==> flow/design.v <==
module video_sync_generator(reset,
                            vga_clk,
                            blank_n,
                            HS,
                            VS,
									 xPos,
									 yPos
									 );
input reset;
input vga_clk;
output reg blank_n;
output reg HS;
output reg VS;
output reg [10:0] xPos;
output reg [9:0] yPos;
parameter hori_line  = 800;                           
parameter hori_back  = 144;
parameter hori_front = 16;
parameter vert_line  = 525;
parameter vert_back  = 34;
parameter vert_front = 11;
parameter H_sync_cycle = 96;
parameter V_sync_cycle = 2;
parameter H_BLANK = hori_front+H_sync_cycle ;  
reg [10:0] h_cnt;
reg [9:0]  v_cnt;
wire cHD,cVD,cDEN,hori_valid,vert_valid;
always@(negedge vga_clk,posedge reset)
begin
  if (reset)
  begin
     h_cnt<=11'd0;
     v_cnt<=10'd0;
  end
    else
    begin
      if (h_cnt==hori_line-1)
      begin 
         h_cnt<=11'd0;
         if (v_cnt==vert_line-1)
            v_cnt<=10'd0;
         else
            v_cnt<=v_cnt+1;
      end
      else
         h_cnt<=h_cnt+1;
    end
end
always @(posedge vga_clk)
begin  
	if ((h_cnt >= hori_back) && (h_cnt < hori_line - hori_front))
		xPos <= h_cnt - hori_back;
	else
		xPos <= 0;
	if ((v_cnt >= vert_back) && (v_cnt < vert_line - vert_front))
		yPos <= v_cnt - vert_back;
	else
		yPos <= 0;		
end
assign cHD = (h_cnt<H_sync_cycle)?1'b0:1'b1;
assign cVD = (v_cnt<V_sync_cycle)?1'b0:1'b1;
assign hori_valid = (h_cnt<(hori_line-hori_front)&& h_cnt>=hori_back)?1'b1:1'b0;
assign vert_valid = (v_cnt<(vert_line-vert_front)&& v_cnt>=vert_back)?1'b1:1'b0;
assign cDEN = hori_valid && vert_valid;
always@(negedge vga_clk)
begin
  HS<=cHD;
  VS<=cVD;
  blank_n<=cDEN;
end
endmodule
### Reports on video_sync_generator

Tool output for the design above, in the order of the flow.
Lines are those of the file above, counted from 1.
Operators: Yosys type, input widths -> output width; for muxes data width and select width s.
Cell names lack the library's common part.
A cell with -- has no value.

| design | value |
|---|---|
| design top | video_sync_generator |
| clock | vga_clk |
| library | sky130hd |
| library corner | tt_025C_1v80 |

### After elaboration

Source: Yosys, flattened and elaborated, memories not mapped. Widths are those after wreduce; folded enables and synchronous resets count as part of the registers. Registers that Yosys merges into a memory's read port (data or address) are not register bits. Print and check cells do not count. Equal cells are merged and count once.

| cells by class | value |
|---|---|
| reduce/logical cells | 3 |
| equality and inequality tests | 2 |
| mux-type cells | 6 |
| add/sub/neg operators | 4 |
| order comparisons | 6 |

Operators with widths:

| cell | count |
|---|---|
| $add 11x1->11 const B | 1 |
| $lt 11x10->1 const B | 1 |
| $eq 11x10->1 const B | 1 |
| $lt 11x7->1 const B | 1 |
| $sub 11x8->11 const B | 1 |
| $ge 11x8->1 const B | 1 |
| $mux 11 | 1 |
| $add 10x1->10 const B | 1 |
| $lt 10x10->1 const B | 1 |
| $eq 10x10->1 const B | 1 |
| $lt 10x2->1 const B | 1 |
| $sub 10x6->10 const B | 1 |
| $ge 10x6->1 const B | 1 |
| $mux 10 | 1 |
| $mux 1 | 4 |
| $logic_and 1x1->1 | 3 |

| word-level totals | value |
|---|---|
| cells after elaboration | 28 |
| register bits | 45 |

### Depth

Longest topological path by Yosys (ltp), each cell counted once; first at word level (registers and memories cut), then after technology mapping (sequential cells cut; the memories' decode and read muxes count).

| depth | value |
|---|---|
| depth after elaboration | 4 |
| ABC_AREA | 0 |
| mapped depth | 7 |
| depth with buffers taken out | 6 |

### Mapped cells and area

Yosys stat after the flow's synthesis: flattened, memories mapped to cells. It holds for the ABC_AREA given above (unset counts as 0); a run with the other value may have another netlist.
The area totals of this step are shown rounded.

| mapped netlist | value |
|---|---|
| standard cells after synthesis | 212 |
| buffer cells | 15 |
| synthesis area | 2000 um2 |
| mapped flip-flops | 45 |
| sequential area | 1000 um2 |

Cell types:

| type | count | area in all (um2) |
|---|---|---|
| dfrtn_1 | 21 | 525.504 |
| dfxtp_1 | 24 | 480.461 |
| ha_1 | 9 | 112.608 |
| nor2_1 | 27 | 101.347 |
| xnor2_1 | 11 | 96.342 |
| xor2_1 | 7 | 61.309 |
| nand2_1 | 15 | 56.304 |
| nand3_1 | 11 | 55.053 |
| clkbuf_1 | 12 | 45.043 |
| inv_1 | 12 | 45.043 |
| o21ai_0 | 8 | 40.038 |
| nor3_1 | 7 | 35.034 |
| a21o_1 | 4 | 30.029 |
| nand4_1 | 4 | 25.024 |
| nor2_2 | 4 | 25.024 |
| and4b_1 | 2 | 20.019 |
| and3_1 | 3 | 18.768 |
| nor4_1 | 3 | 18.768 |

Other cell types: 20; their cells: 28.

Add stored flow runs of video_sync_generator

Measured data: module video_sync_generator, platform sky130hd, 2 stored runs of the flow under differing settings, order arbitrary. Input and output delays are each 20% of the period that was set; the output load is 0.01 pF.
"power": no workload was simulated; the value follows from the tool's default switching activity.
The results are shown rounded.

## Run 1

==> flow/run.sh <==
#!/bin/bash
# the make line also repeats the synthesis and layout settings of config.mk as NAME=value (left out here)
make -C /OpenROAD-flow-scripts/flow DESIGN_CONFIG=/design/flow/config.mk WORK_HOME=/design/flow/orfs CLKGATE_MAP_FILE= finish
==> flow/config.mk <==
export PLATFORM = sky130hd
export DESIGN_NAME = video_sync_generator
export DESIGN_NICKNAME = video_sync_generator
export VERILOG_FILES = /design/flow/design.v
export SDC_FILE = /design/flow/constraint.sdc
export NUM_CORES = 4
export LEC_CHECK = 0
export ABC_AREA = 0
export CAP_MARGIN = 10
export CELL_PAD_IN_SITES_DETAIL_PLACEMENT = 2
export CELL_PAD_IN_SITES_GLOBAL_PLACEMENT = 3
export CORE_MARGIN = 2
export CORE_UTILIZATION = 45
export GPL_ROUTABILITY_DRIVEN = 1
export MAX_ROUTING_LAYER = met4
export SLEW_MARGIN = 20
==> flow/constraint.sdc <==
create_clock -name core_clock -period 2.29 [get_ports {vga_clk}]
set_input_delay 0.4580 -clock core_clock [delete_from_list [all_inputs] [get_ports {vga_clk}]]
set_output_delay 0.4580 -clock core_clock [all_outputs]
set_load 0.01 [all_outputs]

Run 1: unfinished; error GPL-0301 in placement

## Run 2

==> flow/run.sh <==
#!/bin/bash
# the make line also repeats the synthesis and layout settings of config.mk as NAME=value (left out here)
make -C /OpenROAD-flow-scripts/flow DESIGN_CONFIG=/design/flow/config.mk WORK_HOME=/design/flow/orfs CLKGATE_MAP_FILE= finish
==> flow/config.mk <==
export PLATFORM = sky130hd
export DESIGN_NAME = video_sync_generator
export DESIGN_NICKNAME = video_sync_generator
export VERILOG_FILES = /design/flow/design.v
export SDC_FILE = /design/flow/constraint.sdc
export NUM_CORES = 4
export LEC_CHECK = 0
export CAP_MARGIN = 40
export CORE_MARGIN = 2
export CORE_UTILIZATION = 71
export MAX_ROUTING_LAYER = met5
export PLACE_DENSITY = 0.83
export SETUP_SLACK_MARGIN = 0.41
export SLEW_MARGIN = 20
==> flow/constraint.sdc <==
create_clock -name core_clock -period 4.63 [get_ports {vga_clk}]
set_input_delay 0.9260 -clock core_clock [delete_from_list [all_inputs] [get_ports {vga_clk}]]
set_output_delay 0.9260 -clock core_clock [all_outputs]
set_load 0.01 [all_outputs]

| result of run 2 | value |
|---|---|
| full die area | 3300 um2 |
| power | 660 µW |
| worst hold slack in the final report | 0.46 ns |
| total negative slack on setup checks | 0.000 ns |
| worst setup slack after layout | 0.46 ns |
| standard-cell area of the final layout | 2300 um2 |
| cell area after synthesis | 2000 um2 |
